==> flow/design.v <==
module DataInQueue(Clk, Rst, valid_in, valid_out, data_in, data_out);
    input   Clk, Rst, valid_in;
    input   [7:0] data_in;
    output  valid_out;
    output  [127:0] data_out;
    integer i;
    reg [7:0] Mem [15:0];
    reg [4:0] Counter;
    assign valid_out = (Counter[4]) ? 1'b1 : 1'b0;
    assign data_out = {Mem[15], Mem[14], Mem[13], Mem[12], Mem[11], Mem[10], Mem[9], Mem[8], Mem[7], Mem[6], Mem[5], Mem[4], Mem[3], Mem[2], Mem[1], Mem[0]};
    always @ (posedge Clk or negedge Rst) begin
        if (!Rst) begin
            Counter <= 0;
            for (i = 0; i < 16; i = i + 1) begin
                Mem[i] <= 0;
            end
        end else begin
            if (valid_in) begin
                    Mem[Counter[3:0]] <= data_in;
                    Counter <= Counter + 4'd1; 
            end else begin
                Counter <= Counter;
                for (i = 0; i < 16; i = i + 1) begin
                    Mem[i] <= Mem[i];
                end
            end
        end
    end
endmodule
## From RTL to reports: DataInQueue

The steps from the RTL of DataInQueue to its reports follow in flow order.
Line numbers count from 1 in the design file above.
Cell names lack the library's common part.
Not given: --

| design | value |
|---|---|
| top module | DataInQueue |
| clock | Clk |
| library | sky130hd |
| corner | tt_025C_1v80 |

## After elaboration

Source: Yosys, flattened and elaborated. Widths are those after wreduce. Registers that Yosys merges into a memory's read port (data or address) are not register bits. Print and check cells do not count. Equal cells are merged and count once.

| cells by class | value |
|---|---|
| muxes and demuxes | 1 |
| reduce/logical cells | 17 |
| equality and inequality tests | 15 |
| add/subtract/negate cells | 1 |

Operators with widths:

| kind | number |
|---|---|
| 2-bit AND reduction | 16 |
| 4-bit == test with constant B | 8 |
| 4-bit by 3-bit == test with 1-bit output with constant B | 4 |
| 4-bit by 2-bit == test with 1-bit output with constant B | 2 |
| 5-bit by 1-bit adder with 5-bit output with constant B | 1 |
| 4-bit by 1-bit == test with 1-bit output with constant B | 1 |
| 4-bit zero test | 1 |
| 1-bit two-way mux | 1 |

| storage and ports | value |
|---|---|
| register bits after elaboration | 133 |
| cells after elaboration | 51 |

## Depth

Depth = most cells in a row (Yosys ltp): at word level without a register or memory, in the mapped netlist without a sequential cell, where the memories' decode and read muxes count.

| logic depth | value |
|---|---|
| word-level depth | 2 |
| ABC_AREA | 0 |
| depth in mapped cells | 5 |
| depth with buffers taken out | 4 |

## Mapped cells and area

The flow's flattened synthesis, as Yosys stat reports it; memories are mapped. The netlist is that of the ABC_AREA named above (0 if unset); the other value can give another one.
Totals and module areas in this step are rounded.

Cells by type:

| cell type | number | total area (um^2) |
|---|---|---|
| dfrtp_1 | 133 | 3.33E+03 |
| mux2_2 | 125 | 1,407.6 |
| nand4b_4 | 4 | 95.091 |
| nand4b_2 | 4 | 60.058 |
| buf_6 | 5 | 56.304 |
| and4bb_2 | 4 | 50.048 |
| ha_1 | 4 | 50.048 |
| mux2_4 | 3 | 45.043 |
| nand4_4 | 2 | 42.541 |
| buf_8 | 2 | 30.029 |
| clkbuf_1 | 8 | 30.029 |
| xnor2_1 | 3 | 26.275 |
| nand4_2 | 2 | 25.024 |
| buf_12 | 1 | 20.019 |
| xor2_1 | 1 | 8.758 |
| buf_4 | 1 | 7.507 |
| clkbuf_4 | 1 | 7.507 |
| inv_1 | 2 | 7.507 |

Other cell types: 3; their cells: 4.

| mapped netlist | value |
|---|---|
| chip area (Yosys) | 0.0053 mm^2 |
| area of sequential cells | 0.0033 mm^2 |
| mapped flip-flops | 133 |
| cells in the netlist | 309 |
| buffer cells | 18 |

## Timing after synthesis

Path of least setup slack by OpenSTA after synthesis, without wires, with an ideal clock, recovery checks aside; 20% of the period is set as input and as output delay. Where synthesis merged equal registers, the netlist keeps one of their names.

| path after synthesis | value |
|---|---|
| path kind | reg2reg |
| start point | reg Counter[1] |
| end point | reg Mem[1][0] |
| path delay | 1.580 ns |
| clock period | 1.52 ns |
| library setup time | 0.125 ns |
| slack | -0.060 ns |
| launch time at the first pin | 0.000 ns |
| stages | 6 |
| arrival time | 1.455 ns |
| buffers on the path | 1 |
| data required time | 1.395 ns |
| synthesis period reached | 1.58 ns |

"path delay" = arrival - input delay + setup time.
"stages": output pins that drive a net of the path, with the launching flip-flop's if there is one; two outputs of one cell count as two.
"synthesis period reached" is the clock period less the worst setup slack; recovery checks do not enter. This is arithmetic on one report: input and output delays are still those of the set period (20% each).
The rows between start and end are the longest chain of elaborated cells between them; the timing report does not say that the signal goes this way. Where chains are equally long, one stands for them.
A line is the first line of the expression or statement that the cell stems from. Yosys adds cells for indexed reads and writes and turns some case tables into memories.
A register here has more assigning lines than the two given.
Lines with a computed index may be missing from the assigning lines.

| on the way, after synthesis | value |
|---|---|
| cells stage by stage | dfrtp_1 inv_1 ha_1 and4bb_2 buf_6 mux2_2 |
| length of the longest elaborated chain | 2 |
| elaborated cells on any way between the ends | 2 |
| source lines of those cells | 1 |
| those cells by class | 1 x eq/ne; 1 x reduce/logical |

RTL lines, path after synthesis:

| element | line | RTL |
|---|---|---|
| start: declaration | 8 | `reg [4:0] Counter;` |
| start: assignment | 20 | `Counter <= Counter + 4'd1;` |
| start: assignment | 22 | `Counter <= Counter;` |
| 4-bit by 1-bit == test with 1-bit output | 19 | `Mem[Counter[3:0]] <= data_in;` |
| 2-bit AND reduction | -- |  |
| end: assignment | 15 | `Mem[i] <= 0;` |
| end: declaration | 7 | `reg [7:0] Mem [15:0];` |

## Path in the finished layout

Path of least setup slack in the final report of stored run 1 (OpenROAD, finished layout, wires in). Where an end is a register, its clock arrival counts in the times.

| path after layout | value |
|---|---|
| path kind | reg2reg |
| start point | reg Counter[0] |
| end point | reg Mem[9][0] |
| library setup time | 0.12 ns |
| buffers on the path | 3 |
| arrival time | 1.92 ns |
| launch time at the first pin | 0.42 ns |
| clock period | 1.51 ns |
| data required time | 1.81 ns |
| slack | -0.12 ns |
| stages | 7 |

The rows between start and end are the longest chain of elaborated cells between them; the timing report does not say that the signal goes this way. Where chains are equally long, one stands for them.
A register here has more assigning lines than the two given.
Lines with a computed index may be missing from the assigning lines.

| on the way, after layout | value |
|---|---|
| cells stage by stage | dfrtp_2 buf_6 ha_4 buf_4 nand4b_2 buf_12 mux2_2 |
| length of the longest elaborated chain | 2 |
| elaborated cells on any way between the ends | 2 |
| source lines of those cells | 1 |
| those cells by class | 1 x eq/ne; 1 x reduce/logical |

RTL lines, path after layout:

| element | line | RTL |
|---|---|---|
| start: declaration | 8 | `reg [4:0] Counter;` |
| start: assignment | 20 | `Counter <= Counter + 4'd1;` |
| start: assignment | 22 | `Counter <= Counter;` |
| 4-bit == test | 19 | `Mem[Counter[3:0]] <= data_in;` |
| 2-bit AND reduction | -- |  |
| end: assignment | 15 | `Mem[i] <= 0;` |
| end: declaration | 7 | `reg [7:0] Mem [15:0];` |

2 stored runs of DataInQueue in the flow (synthesis by Yosys, layout by OpenROAD, sky130hd cells), in arbitrary order. Constraints: input delay and output delay 20% of the set period each, output load 0.01 pF.
"clock period reached": clock period set for the run, less the worst setup slack. It is reckoned from that one timing run; input and output delays stay at 20% of the period that was set.
"worst setup path time": the worst setup path's part of the clock period (all of it between registers, 20% less for each end at a port) less its slack. A launch clock that arrives late makes it longer, a capture clock that arrives late makes it shorter.
"overall power" is the tool's figure for a default switching activity; nothing was simulated.
The measured numbers are rounded.

## Stored run 1

==> flow/run.sh <==
#!/bin/bash
# the make line also repeats the synthesis and layout settings of config.mk as NAME=value (left out here)
make -C /OpenROAD-flow-scripts/flow DESIGN_CONFIG=/design/flow/config.mk WORK_HOME=/design/flow/orfs CLKGATE_MAP_FILE= finish
==> flow/config.mk <==
export PLATFORM = sky130hd
export DESIGN_NAME = DataInQueue
export DESIGN_NICKNAME = DataInQueue
export VERILOG_FILES = /design/flow/design.v
export SDC_FILE = /design/flow/constraint.sdc
export NUM_CORES = 4
export LEC_CHECK = 0
export CAP_MARGIN = 20
export CELL_PAD_IN_SITES_DETAIL_PLACEMENT = 2
export CELL_PAD_IN_SITES_GLOBAL_PLACEMENT = 3
export CORE_MARGIN = 2
export CORE_UTILIZATION = 35
export CTS_CLUSTER_SIZE = 14
export GPL_ROUTABILITY_DRIVEN = 1
export MAX_ROUTING_LAYER = met5
export MIN_ROUTING_LAYER = met2
export SLEW_MARGIN = 20
export TNS_END_PERCENT = 75
==> flow/constraint.sdc <==
create_clock -name core_clock -period 1.51 [get_ports {Clk}]
set_input_delay 0.3020 -clock core_clock [delete_from_list [all_inputs] [get_ports {Clk}]]
set_output_delay 0.3020 -clock core_clock [all_outputs]
set_load 0.01 [all_outputs]

| result of stored run 1 | value |
|---|---|
| worst setup path time | 1.63 ns |
| critical path type | reg2reg |
| chip area in the Yosys report | 0.0053 mm^2 |
| setup slack of the worst path | -0.12 ns |
| clock period reached | 1.625 ns |
| standard-cell area of the final layout | 0.008 mm^2 |
| utilization | 0.53 |
| summed negative setup slack | -4.2 ns |
| total die area | 0.016 mm^2 |
| overall power | 17 mW |

## Stored run 2

==> flow/run.sh <==
#!/bin/bash
# the make line also repeats the synthesis and layout settings of config.mk as NAME=value (left out here)
make -C /OpenROAD-flow-scripts/flow DESIGN_CONFIG=/design/flow/config.mk WORK_HOME=/design/flow/orfs CLKGATE_MAP_FILE= finish
==> flow/config.mk <==
export PLATFORM = sky130hd
export DESIGN_NAME = DataInQueue
export DESIGN_NICKNAME = DataInQueue
export VERILOG_FILES = /design/flow/design.v
export SDC_FILE = /design/flow/constraint.sdc
export NUM_CORES = 4
export LEC_CHECK = 0
export CAP_MARGIN = 0
export CELL_PAD_IN_SITES_GLOBAL_PLACEMENT = 3
export CORE_ASPECT_RATIO = 1.81
export CORE_MARGIN = 2
export CORE_UTILIZATION = 17
export MAX_ROUTING_LAYER = met5
export MIN_ROUTING_LAYER = met2
export PLACE_DENSITY_LB_ADDON = 0.07
export SETUP_SLACK_MARGIN = 0.06
export SLEW_MARGIN = 20
export TNS_END_PERCENT = 40
==> flow/constraint.sdc <==
create_clock -name core_clock -period 2.14 [get_ports {Clk}]
set_input_delay 0.4280 -clock core_clock [delete_from_list [all_inputs] [get_ports {Clk}]]
set_output_delay 0.4280 -clock core_clock [all_outputs]
set_load 0.01 [all_outputs]

| result of stored run 2 | value |
|---|---|
| standard-cell area of the final layout | 0.0078 mm^2 |
| chip area in the Yosys report | 0.0053 mm^2 |
| overall power | 12 mW |
| summed negative setup slack | 0.000 ns |
| clock period reached | 1.820 ns |
| worst setup path time | 1.39 ns |
| critical path type | reg2out |
| utilization | 0.25 |
| total die area | 0.033 mm^2 |
| setup slack of the worst path | 0.32 ns |
